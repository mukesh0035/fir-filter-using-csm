==> flow/design.v <==
`timescale 1ns / 1ps
module csm (
    input wire clk,
    input wire rst,
    input wire signed [15:0] x_in,
    input wire signed [16:0] coeff,
    output reg signed [31:0] y_out
);
    wire [15:0] abs_coeff = coeff[15:0];
    wire sign = coeff[16];
    wire signed [16:0] x = x_in;
    wire signed [16:0] x_s1 = x >>> 1;
    wire signed [16:0] x_s2 = x >>> 2;
    wire signed [16:0] bcs[0:7];
    assign bcs[0] = 0;
    assign bcs[1] = x_s2;
    assign bcs[2] = x_s1;
    assign bcs[3] = x_s1 + x_s2;
    assign bcs[4] = x;
    assign bcs[5] = x + x_s2;
    assign bcs[6] = x + x_s1;
    assign bcs[7] = x + x_s1 + x_s2;
    wire [2:0] sel[0:4];
    assign sel[0] = abs_coeff[15:13];
    assign sel[1] = abs_coeff[12:10];
    assign sel[2] = abs_coeff[9:7];
    assign sel[3] = abs_coeff[6:4];
    assign sel[4] = abs_coeff[3:1];
    wire sel6 = abs_coeff[0];
    reg signed [16:0] r[0:5];
    reg sign_s1;
    always @(posedge clk or posedge rst) begin
        if (rst) begin
            r[0] <= 0; r[1] <= 0; r[2] <= 0;
            r[3] <= 0; r[4] <= 0; r[5] <= 0;
            sign_s1 <= 0;
        end else begin
            r[0] <= bcs[sel[0]];
            r[1] <= bcs[sel[1]];
            r[2] <= bcs[sel[2]];
            r[3] <= bcs[sel[3]];
            r[4] <= bcs[sel[4]];
            r[5] <= sel6 ? bcs[4] : 0;
            sign_s1 <= sign;
        end
    end
    reg signed [31:0] sr[0:5];
    reg sign_s2;
    always @(posedge clk or posedge rst) begin
        if (rst) begin
            sr[0] <= 0; sr[1] <= 0; sr[2] <= 0;
            sr[3] <= 0; sr[4] <= 0; sr[5] <= 0;
            sign_s2 <= 0;
        end else begin
            sr[0] <= r[0] >>> 1;
            sr[1] <= r[1] >>> 4;
            sr[2] <= r[2] >>> 7;
            sr[3] <= r[3] >>> 10;
            sr[4] <= r[4] >>> 13;
            sr[5] <= r[5] >>> 16;
            sign_s2 <= sign_s1;
        end
    end
    wire signed [31:0] sum = sr[0] + sr[1] + sr[2] + sr[3] + sr[4] + sr[5];
    always @(posedge clk or posedge rst) begin
        if (rst)
            y_out <= 0;
        else
            y_out <= sign_s2 ? -sum : sum;
    end
endmodule
`timescale 1ns /1ps
module fir_csm #(
    parameter N = 4
)(
    input wire clk,
    input wire rst,
    input wire data_valid,
    input wire signed [15:0] x_in,
    output reg signed [31:0] y_out
);
     function automatic signed [16:0] get_coeff(input integer index);
    case (index)
        0: get_coeff = 17'b0_0100000000000000;
        1: get_coeff = 17'b0_0100000000000000;
        2: get_coeff = 17'b0_0100000000000000;
        3: get_coeff = 17'b0_0100000000000000;
        default: get_coeff = 17'sd0;
    endcase
endfunction
    reg signed [15:0] shift_reg[0:N-1];
 wire signed [15:0] gated_input [N-1:0];
generate
    for (genvar i = 0; i < N; i=i+1) begin : input_gate
        assign gated_input[i] = data_valid ? shift_reg[i] : 16'sd0;
    end
endgenerate
wire signed [31:0] tap_outputs [N-1:0];
generate
    for (genvar i = 0; i < N; i=i+1) begin : taps
    csm tap_inst (
        .clk(clk),
        .rst(rst),
        .x_in(gated_input[i]),
        .coeff(get_coeff(i)),
        .y_out(tap_outputs[i])
    );
end
endgenerate
    integer j;
    always @(posedge clk or posedge rst) begin
        if (rst) begin
            for (j = 0; j < N; j = j + 1)
                shift_reg[j] <= 0;
        end else if (data_valid) begin
            shift_reg[0] <= x_in;
            for (j = 1; j < N; j = j + 1)
                shift_reg[j] <= shift_reg[j-1];
        end
    end
    reg [2:0] valid_pipe = 0;
    always @(posedge clk or posedge rst)
        if (rst) valid_pipe <= 0;
        else valid_pipe <= {valid_pipe[1:0], data_valid};
    integer k;
    reg signed [31:0] sum;
    always @(posedge clk or posedge rst) begin
        if (rst)
            y_out <= 0;
        else if (valid_pipe[2]) begin
            sum = 0;
            for (k = 0; k < N; k = k + 1)
                sum = sum + tap_outputs[k];
            y_out <= sum;
        end
    end
endmodule
`timescale 1ns /1ps
module fir_serial_wrapper #(
    parameter N = 4
)(
    input wire clk,
    input wire rst,
    input wire serial_in,
    output reg serial_out,
    output reg data_valid
);
    reg [15:0] input_shift_reg = 0;
    reg [4:0] input_bit_count = 0;
    reg [31:0] output_shift_reg = 0;
    reg [5:0] output_bit_count = 0;
    reg load_sample = 0;
    reg signed [15:0] parallel_input = 0;
    wire signed [31:0] parallel_output;
    fir_csm #(N) fir_inst (
        .clk(clk),
        .rst(rst),
        .data_valid(load_sample),
        .x_in(parallel_input),
        .y_out(parallel_output)
    );
    always @(posedge clk or posedge rst) begin
        if (rst) begin
            input_shift_reg <= 0;
            input_bit_count <= 0;
            load_sample <= 0;
            parallel_input <= 0;
        end else begin
            load_sample <= 0;
            input_shift_reg <= {input_shift_reg[14:0], serial_in};
            input_bit_count <= input_bit_count + 1;
            if (input_bit_count == 15) begin
                parallel_input <= {input_shift_reg[14:0], serial_in};
                load_sample <= 1;
                input_bit_count <= 0;
            end
        end
    end
    always @(posedge clk or posedge rst) begin
        if (rst) begin
            output_shift_reg <= 0;
            output_bit_count <= 0;
            serial_out <= 0;
            data_valid <= 0;
        end else begin
            data_valid <= 0;
            if (load_sample) begin
                output_shift_reg <= parallel_output;
                output_bit_count <= 0;
                data_valid <= 1;
            end else if (output_bit_count < 32) begin
                serial_out <= output_shift_reg[31];
                output_shift_reg <= {output_shift_reg[30:0], 1'b0};
                output_bit_count <= output_bit_count + 1;
            end else begin
                serial_out <= 0;
            end
        end
    end
endmodule
# Step by step through the tools: fir_serial_wrapper
# Tool output for the design above, in the order of the flow.
# Lines are those of the file above, counted from 1.
# Operators carry their Yosys type and port widths (W data, S select, Z words).
# Cell names lack the library's common part.
# Not given: n/a
[inputs]
top_module = "fir_serial_wrapper"
clock = "clk"
library = "sky130hd"
pvt_corner = "tt_025C_1v80"

# Word level
# Source: Yosys, flattened and elaborated. Widths are those after wreduce. Registers that Yosys merges into a memory's read port (data or address) are not register bits. Print and check cells do not count. Equal cells are merged and count once.
[op_classes]
add_sub_neg = 5
muxes = 12
reduce_and_logical = 1
compare = 1
equal = 1
[ops]
columns = ["op", "count"]
rows = [
  ["$mux W32", 2],
  ["$mux W16", 4],
  ["$add A32 B14 Y32", 1],
  ["$add A15 B14 Y16", 1],
  ["$add A14 B14 Y15", 1],
  ["$mux W6", 2],
  ["$add A6 B1 Y6 const B", 1],
  ["$lt A6 B6 Y1 const B", 1],
  ["$add A5 B1 Y5 const B", 1],
  ["$eq A5 B4 Y1 const B", 1],
  ["$mux W5", 1],
  ["$mux W1", 3],
  ["$reduce_bool A2 Y1", 1],
]
[word_totals]
input_bits = 3
ff_bits = 348
out_inout_bits = 2
word_cells = 46

# Longest topological paths
# Yosys ltp: most cells in a row. Word level: on the elaborated netlist, between registers, memories and ports. Mapped: between sequential cells and ports; inverters and the memories' decode and read muxes count.
[depth]
word_depth = 3
ABC_AREA = 0
depth_mapped = 20
ltp_nobuf = 20

# Synthesis result
# Source: synth_stat.txt of the flow (Yosys; design flattened, memories mapped). It holds for the ABC_AREA given above (unset counts as 0); a run with the other value may have another netlist.
[mapped]
mapped_cells = 862
buf_cells = 29
mapped_area_um2 = 12416.9
ff_cells = 334
[by_type]
columns = ["cell", "count"]
rows = [
  ["dfrtp_1", 334],
  ["mux2_2", 80],
  ["ha_1", 33],
  ["and2_1", 58],
  ["fa_1", 17],
  ["mux2i_1", 33],
  ["o21ai_0", 43],
  ["nand2_1", 44],
  ["nor2_1", 36],
  ["xnor2_1", 15],
  ["a21oi_1", 23],
  ["xor2_1", 11],
  ["o21a_1", 11],
  ["clkbuf_1", 20],
  ["inv_1", 20],
  ["a21o_1", 9],
  ["nor2b_1", 10],
  ["nor3_1", 12],
]
# Other cell types: 28; their cells: 53.
# The figures by module come from a second, unflattened synthesis with its own total; it is not the netlist above.
[unflattened]
cells_unflattened = 6178
hier_area_um2 = 56182.6
# Rows give one instance, submodules left out.
[by_module]
columns = ["module", "n_inst", "cells", "mod_area_um2"]
rows = [
  ["csm", 4, 1294, 11374.7],
  ["fir_csm (N=4)", 1, 768, 7663.6],
  ["fir_serial_wrapper", 1, 234, 3020.4],
]

# Worst setup path after synthesis
# OpenSTA on the mapped netlist: ideal clock, no wires. The path of least setup slack (recovery checks aside). Input and output delay are each 20% of the period. Register names are those of the netlist, which keeps one name where synthesis merged equal registers.
[synth_timing]
path_kind = "flip-flop to flip-flop"
from = "register fir_inst.taps[2].tap_inst.y_out[1]"
to = "register fir_inst.y_out[15]"
tclk_ps = 5240
arrival_ps = 4200
path_stages = 20
n_path_buf = 0
setup_slack_ps = 961
delay_ps = 4279
setup_ps = 79
synth_period_reached_ps = 4279
# "delay_ps" is the arrival time less input delay plus setup time.
# "path_stages" counts driving pins, that of a launching flip-flop among them; a cell with two outputs on the path counts twice.
# "synth_period_reached_ps" = period - worst setup slack (recovery checks aside). The figure is calculated, with input and output delays left at 20% of the set period.
# The rows between start and end are the longest chain of elaborated cells between them; the timing report does not say that the signal goes this way. Where chains are equally long, one stands for them.
# Each line given opens the expression or statement behind the cell; cells for indexed reads and writes are added by Yosys, which also makes memories of some case tables.
[synth_via]
path_cell_list = "dfrtp_1 inv_1 fa_1 inv_1 ha_1 fa_1 a21oi_1 o21ai_0 o21ai_0 nor2b_1 xnor2_1 ha_1 nand2_1 nor2_1 a211oi_2 a211oi_2 or3_1 a21oi_1 fa_1 mux2i_1"
elab_chain_len = 2
[synth_rtl]
columns = ["element", "line", "rtl"]
rows = [
  ["from (decl)", 7, "output reg signed [31:0] y_out"],
  ["from (assign)", 67, "y_out <= 0;"],
  ["from (assign)", 69, "y_out <= sign_s2 ? -sum : sum;"],
  ["$add A15 B14 Y16", 133, "sum = sum + tap_outputs[k];"],
  ["$add A32 B14 Y32", 133, ""],
  ["to (assign)", 129, "y_out <= 0;"],
  ["to (assign)", 134, "y_out <= sum;"],
  ["to (decl)", 80, "output reg signed [31:0] y_out"],
]

# Path in the finished layout
# From the final timing report of run 2: the path of least setup slack in the routed layout; clock arrival at registers is part of the times.
# The path's times are printed in steps of 10 ps; the period is the one set.
[layout_timing]
path_kind = "flip-flop to flip-flop"
from = "register fir_inst.taps[2].tap_inst.y_out[1]"
to = "register fir_inst.y_out[15]"
setup_ps = 80
tclk_ps = 7080
path_stages = 21
setup_slack_ps = 2360
n_path_buf = 0
arrival_ps = 5130
# The rows between start and end are the longest chain of elaborated cells between them; the timing report does not say that the signal goes this way. Where chains are equally long, one stands for them.
[layout_via]
path_cell_list = "dfrtp_1 inv_1 fa_1 inv_1 ha_1 fa_1 a21oi_1 o21ai_0 a21o_1 o21a_1 nor2_1 xnor2_1 ha_1 inv_1 o21ai_0 a21oi_1 nor2_1 or3_1 a21oi_1 fa_1 mux2i_1"
elab_chain_len = 2
[layout_rtl]
columns = ["element", "line", "rtl"]
rows = [
  ["from (decl)", 7, "output reg signed [31:0] y_out"],
  ["from (assign)", 67, "y_out <= 0;"],
  ["from (assign)", 69, "y_out <= sign_s2 ? -sum : sum;"],
  ["$add A15 B14 Y16", 133, "sum = sum + tap_outputs[k];"],
  ["$add A32 B14 Y32", 133, ""],
  ["to (assign)", 129, "y_out <= 0;"],
  ["to (assign)", 134, "y_out <= sum;"],
  ["to (decl)", 80, "output reg signed [31:0] y_out"],
]

# Flow measurements of fir_serial_wrapper on sky130hd: 2 stored runs with different settings, listed in no order. Input and output delays are each 20% of the period that was set; the output load is 0.01 pF.
# "achieved_period_ps": clock period set for the run, less the worst setup slack. It is reckoned from that one timing run; input and output delays stay at 20% of the period that was set.
# By "worst_path_ps" is meant the share of the clock period that the worst setup path is allowed (20% is reserved at inputs, 20% at outputs), minus its slack. Clock arrival times at its registers enter into it.
# "power_uw": no workload was simulated; the value follows from the tool's default switching activity.
# "worst_path_ps" is given in steps of 10 ps.

[[run]]
name = "run 1"
[run.settings]
period_ns = 3.52
CORE_UTILIZATION = 65
SETUP_SLACK_MARGIN = 0.59
PLACE_DENSITY = 0.82
CELL_PAD_IN_SITES_GLOBAL_PLACEMENT = 3
CAP_MARGIN = 20
CORE_MARGIN = 2
SLEW_MARGIN = 20
[run.results]
outcome = "did not finish, placement stopped with GPL-0301"

[[run]]
name = "run 2"
[run.settings]
period_ns = 7.08
CORE_UTILIZATION = 50
SETUP_SLACK_MARGIN = 1.89
CORE_MARGIN = 3
TNS_END_PERCENT = 60
CTS_CLUSTER_SIZE = 79
CAP_MARGIN = 40
MIN_ROUTING_LAYER = "met1"
SLEW_MARGIN = 20
[run.results]
holdWs_ps = 345
power_uw = 3770
setup_worst_slack_ps = 2359
achieved_period_ps = 4721
post_synth_area_um2 = 12416.9
final_stdcell_area_um2 = 14043.5
layout_utilization_pct = 57.6
final_die_area_um2 = 26760.1
worst_path_ps = 4720
worstPathKind = "flip-flop to flip-flop"
final_setup_tns_ps = 0
